==> flow/design.v <==
module audio_port(
    input clk, 
    input [4:0] tone, 
    output wire sd, 
    output reg audio_out 
    );
    reg [20:0] count,COUNT; 
    reg [20:0] buffer[20:0]; 
    assign sd=1;
    initial begin
        buffer[1]=21'd191110;
        buffer[2]=21'd170259;
        buffer[3]=21'd151685;
        buffer[4]=21'd143172;
        buffer[5]=21'd127554;
        buffer[6]=21'd113636;
        buffer[7]=21'd101239;
        buffer[8]=21'd95557;
        buffer[9]=21'd85131;
        buffer[10]=21'd75844;
        buffer[11]=21'd71689;
        buffer[12]=21'd63776;
        buffer[13]=21'd56818;
        buffer[14]=21'd50620;
        buffer[15]=21'd47778;
        buffer[16]=21'd42566;
        buffer[17]=21'd37951;
        buffer[18]=21'd35793;
        buffer[19]=21'd31888;
        buffer[20]=21'd28409;
        buffer[21]=21'd25310;
	end
    always @ (posedge clk) begin
		if(count>=COUNT&&COUNT!=1) begin
			count<=0;
			audio_out<=~audio_out;                  
		end else if(COUNT==1)
			audio_out<=0;
		else
			count<=count+1'b1;
	end
    always @(tone) begin
      	if(tone>=1&&tone<=21)
			COUNT=buffer[tone];
      	else
			COUNT=1;
	end
endmodule
* Step by step through the tools: audio_port
What the tools print for audio_port, step after step.
Lines are those of the file above, counted from 1.
Cell names lack the library's common part.
A cell with -- has no value.
- Top module :: audio_port
- Clock input :: clk
- Cell library :: sky130hd
- Corner :: tt_025C_1v80

* Elaborated design
Source: Yosys, flattened and elaborated, memories not mapped. Widths are those after wreduce. Registers that Yosys merges into a memory's read port (data or address) are not register bits. Print and check cells do not count. Equal cells are merged and count once.
Memory sizes are those after Yosys's memory passes, which may raise the word count (mostly to a power of two), join words into wider ones and drop unused or constant bits.
- Add/subtract/negate cells :: 1
- Magnitude comparators :: 3
- Eq/ne operators :: 2
- Mux-type cells :: 3
- Bitwise logic cells :: 1
- Reductions and logical operators :: 3
** Operators by type and width (count)
- 21-bit by 1-bit adder with 21-bit output with constant B :: 1
- 21-bit by 1-bit equality test with 1-bit output with constant B :: 1
- 21-bit by 1-bit inequality test with 1-bit output with constant B :: 1
- 21-bit >= comparator :: 1
- 21-bit 2-to-1 mux :: 1
- 5-bit by 1-bit >= comparator with 1-bit output with constant B :: 1
- 5-bit <= comparator with constant B :: 1
- 1-bit logical AND :: 2
- 2-bit nonzero test :: 1
- 1-bit 2-to-1 mux :: 2
- 1-bit NOT :: 1
- Bits in registers :: 22
- Memory bits (read-only) :: 378
- Memory cells :: 1
- Input bits :: 6
- Output and inout bits :: 2
- Elaborated cells :: 16
** Memories
- buffer :: depth 21, width 18, read ports 1, write ports 0, RTL line 8 : reg [20:0] buffer[20:0];

* Longest topological paths
Yosys ltp: most cells in a row. Word level: on the elaborated netlist, between registers, memories and ports. Mapped: between sequential cells and ports; inverters and the memories' decode and read muxes count.
- Word-level depth :: 6
- ABC_AREA :: 0
- Mapped depth :: 16
- Mapped depth without buffers :: 14

* After synthesis
Yosys stat after the flow's synthesis: flattened, memories mapped to cells. It holds for the ABC_AREA given above (unset counts as 0); a run with the other value may have another netlist.
The area totals of this step are shown rounded.
- Cell count :: 290
- Synthesis area :: 2067 µm²
- Sequential part of the area :: 450.4 µm²
- Flip-flops :: 22
- Buffers :: 17
** Cells by type
- dfxtp_1 :: count 21, total area 420.403 µm²
- ha_1 :: count 26, total area 325.312 µm²
- o21ai_0 :: count 29, total area 145.139 µm²
- a21oi_1 :: count 26, total area 130.125 µm²
- nand2_1 :: count 33, total area 123.869 µm²
- nor2_1 :: count 23, total area 86.333 µm²
- nand3_1 :: count 15, total area 75.072 µm²
- clkbuf_1 :: count 15, total area 56.304 µm²
- inv_1 :: count 15, total area 56.304 µm²
- nand4_1 :: count 8, total area 50.048 µm²
- o211ai_1 :: count 6, total area 45.043 µm²
- nand2b_1 :: count 7, total area 43.792 µm²
- mux2i_1 :: count 4, total area 40.038 µm²
- o31ai_1 :: count 5, total area 37.536 µm²
- and3_1 :: count 5, total area 31.28 µm²
- edfxtp_1 :: count 1, total area 30.029 µm²
- nor3_1 :: count 5, total area 25.024 µm²
- o22ai_1 :: count 4, total area 25.024 µm²
Other cell types: 28; their cells: 42.

* Path before layout
OpenSTA on the mapped netlist: ideal clock, no wires. The path of least setup slack (recovery checks aside). Input and output delay are each 20% of the period. Register names are those of the netlist, which keeps one name where synthesis merged equal registers.
- Path type :: in2reg
- Start :: input tone[0]
- End :: register count[15]
- Period :: 4.25 ns
- External input delay :: 0.850 ns
- Library setup time :: 0.062 ns
- Launch time at the first pin :: 0.850 ns
- Arrival time :: 4.075 ns
- Data required time :: 4.188 ns
- Slack :: 0.113 ns
- Delay of the path :: 3.287 ns
- Stages on the path :: 15
- Path buffers :: 2
- Synthesis period reached :: 4.137 ns
"delay of the path" = arrival - input delay + setup time.
"stages on the path": output pins that drive a net of the path, with the launching flip-flop's if there is one; two outputs of one cell count as two.
"synthesis period reached" = period - worst setup slack (recovery checks aside). The figure is calculated, with input and output delays left at 20% of the set period.
The rows between start and end are the longest chain of elaborated cells between them; the timing report does not say that the signal goes this way. Where chains are equally long, one stands for them.
A line is the first line of the expression or statement that the cell stems from. Yosys adds cells for indexed reads and writes and turns some case tables into memories.
- Path through :: clkbuf_1 > inv_1 > ha_1 > mux2_2 > a211oi_1 > a21oi_1 > nand2_1 > ha_1 > a21oi_1 > o21ai_0 > a2111o_1 > or3_1 > clkbuf_2 > or4_1 > nand3_1
- Length of the longest elaborated chain :: 5
- Elaborated cells between the ends (all ways) :: 9
- RTL lines with such cells :: 4
- Those cells by class :: compare (3); eq/ne (2); mux (1); reduce/logical (2); memory (1)
** Ends and longest elaborated chain, post-synthesis
- start: declaration :: RTL line 3 : input [4:0] tone,
- 5-bit by 1-bit >= comparator with 1-bit output :: RTL line 43 : if(tone>=1&&tone<=21)
- 1-bit logical AND :: RTL line 43
- 21-bit 2-to-1 mux :: RTL line 43
- 21-bit >= comparator :: RTL line 34 : if(count>=COUNT&&COUNT!=1) begin
- 1-bit logical AND :: RTL line 34
- end: assignment :: RTL line 35 : count<=0;
- end: assignment :: RTL line 40 : count<=count+1'b1;
- end: declaration :: RTL line 7 : reg [20:0] count,COUNT;

* Path in the finished layout
From the final timing report of run 2: the path of least setup slack in the routed layout; clock arrival at registers is part of the times.
- Path type :: in2reg
- Start :: input tone[1]
- End :: register count[10]
- Period :: 2.85 ns
- External input delay :: 0.57 ns
- Library setup time :: 0.06 ns
- Launch time at the first pin :: 0.57 ns
- Arrival time :: 3.39 ns
- Data required time :: 3.06 ns
- Slack :: -0.33 ns
- Stages on the path :: 15
- Path buffers :: 4
The rows between start and end are the longest chain of elaborated cells between them; the timing report does not say that the signal goes this way. Where chains are equally long, one stands for them.
- Path through :: buf_8 > buf_8 > buf_6 > nor2_4 > a2bb2oi_4 > o21a_4 > buf_6 > o21ai_1 > ha_1 > nand3_2 > a21boi_2 > o311a_4 > or3_4 > or4_1 > o21ai_1
- Length of the longest elaborated chain :: 5
- Elaborated cells between the ends (all ways) :: 9
- RTL lines with such cells :: 4
- Those cells by class :: compare (3); eq/ne (2); mux (1); reduce/logical (2); memory (1)
** Ends and longest elaborated chain, after layout
- start: declaration :: RTL line 3 : input [4:0] tone,
- 5-bit by 1-bit >= comparator with 1-bit output :: RTL line 43 : if(tone>=1&&tone<=21)
- 1-bit logical AND :: RTL line 43
- 21-bit 2-to-1 mux :: RTL line 43
- 21-bit >= comparator :: RTL line 34 : if(count>=COUNT&&COUNT!=1) begin
- 1-bit logical AND :: RTL line 34
- end: assignment :: RTL line 35 : count<=0;
- end: assignment :: RTL line 40 : count<=count+1'b1;
- end: declaration :: RTL line 7 : reg [20:0] count,COUNT;

# Flow runs of audio_port

audio_port through Yosys and OpenROAD on sky130hd: 2 stored runs, unordered, with their settings and measured results. The constraints put input and output delay at 20% of the set period each and load the outputs with 0.01 pF.
"achieved clock period" = clock period - worst setup slack. The figure is calculated, with input and output delays left at 20% of the set period.
"time used up by the worst setup path" means the part of the period allowed to the worst setup path (the constraints hold back 20% at inputs and 20% at outputs) less its slack; where the path has registers, the arrival times of their clocks count too.
By "overall power" is meant OpenSTA's value without simulated activity: inputs other than the clock are taken to toggle once in ten clock periods, and the tool carries that through the logic.
Measured values are rounded.

* Run 1
** Files
==> flow/run.sh <==
#!/bin/bash
# the make line also repeats the synthesis and layout settings of config.mk as NAME=value (left out here)
make -C /OpenROAD-flow-scripts/flow DESIGN_CONFIG=/design/flow/config.mk WORK_HOME=/design/flow/orfs CLKGATE_MAP_FILE= finish
==> flow/config.mk <==
export PLATFORM = sky130hd
export DESIGN_NAME = audio_port
export DESIGN_NICKNAME = audio_port
export VERILOG_FILES = /design/flow/design.v
export SDC_FILE = /design/flow/constraint.sdc
export NUM_CORES = 4
export LEC_CHECK = 0
export CAP_MARGIN = 20
export CELL_PAD_IN_SITES_GLOBAL_PLACEMENT = 3
export CORE_MARGIN = 5
export CORE_UTILIZATION = 46
export CTS_CLUSTER_SIZE = 31
export PLACE_DENSITY = 0.89
export SETUP_SLACK_MARGIN = 0.95
export SLEW_MARGIN = 5
==> flow/constraint.sdc <==
create_clock -name core_clock -period 5.41 [get_ports {clk}]
set_input_delay 1.0820 -clock core_clock [delete_from_list [all_inputs] [get_ports {clk}]]
set_output_delay 1.0820 -clock core_clock [all_outputs]
set_load 0.01 [all_outputs]
** Results
Unfinished; error GPL-0301 in placement.

* Run 2
** Files
==> flow/run.sh <==
#!/bin/bash
# the make line also repeats the synthesis and layout settings of config.mk as NAME=value (left out here)
make -C /OpenROAD-flow-scripts/flow DESIGN_CONFIG=/design/flow/config.mk WORK_HOME=/design/flow/orfs CLKGATE_MAP_FILE= finish
==> flow/config.mk <==
export PLATFORM = sky130hd
export DESIGN_NAME = audio_port
export DESIGN_NICKNAME = audio_port
export VERILOG_FILES = /design/flow/design.v
export SDC_FILE = /design/flow/constraint.sdc
export NUM_CORES = 4
export LEC_CHECK = 0
export CAP_MARGIN = 20
export CORE_MARGIN = 2
export CORE_UTILIZATION = 40
export SLEW_MARGIN = 20
==> flow/constraint.sdc <==
create_clock -name core_clock -period 2.85 [get_ports {clk}]
set_input_delay 0.5700 -clock core_clock [delete_from_list [all_inputs] [get_ports {clk}]]
set_output_delay 0.5700 -clock core_clock [all_outputs]
set_load 0.01 [all_outputs]
** Results
- Chip area after synthesis (Yosys) :: 2067 µm²
- Total die area :: 5759 µm²
- Standard-cell area of the final layout :: 3219 µm²
- Utilization in the final report :: 63.8%
- Smallest setup slack :: -0.330 ns
- Summed negative setup slack :: -4.408 ns
- Smallest hold slack :: 0.465 ns
- Overall power :: 1801 uW
- Achieved clock period :: 3.180 ns
- Time used up by the worst setup path :: 2.61 ns
- Type of the worst setup path :: in2reg
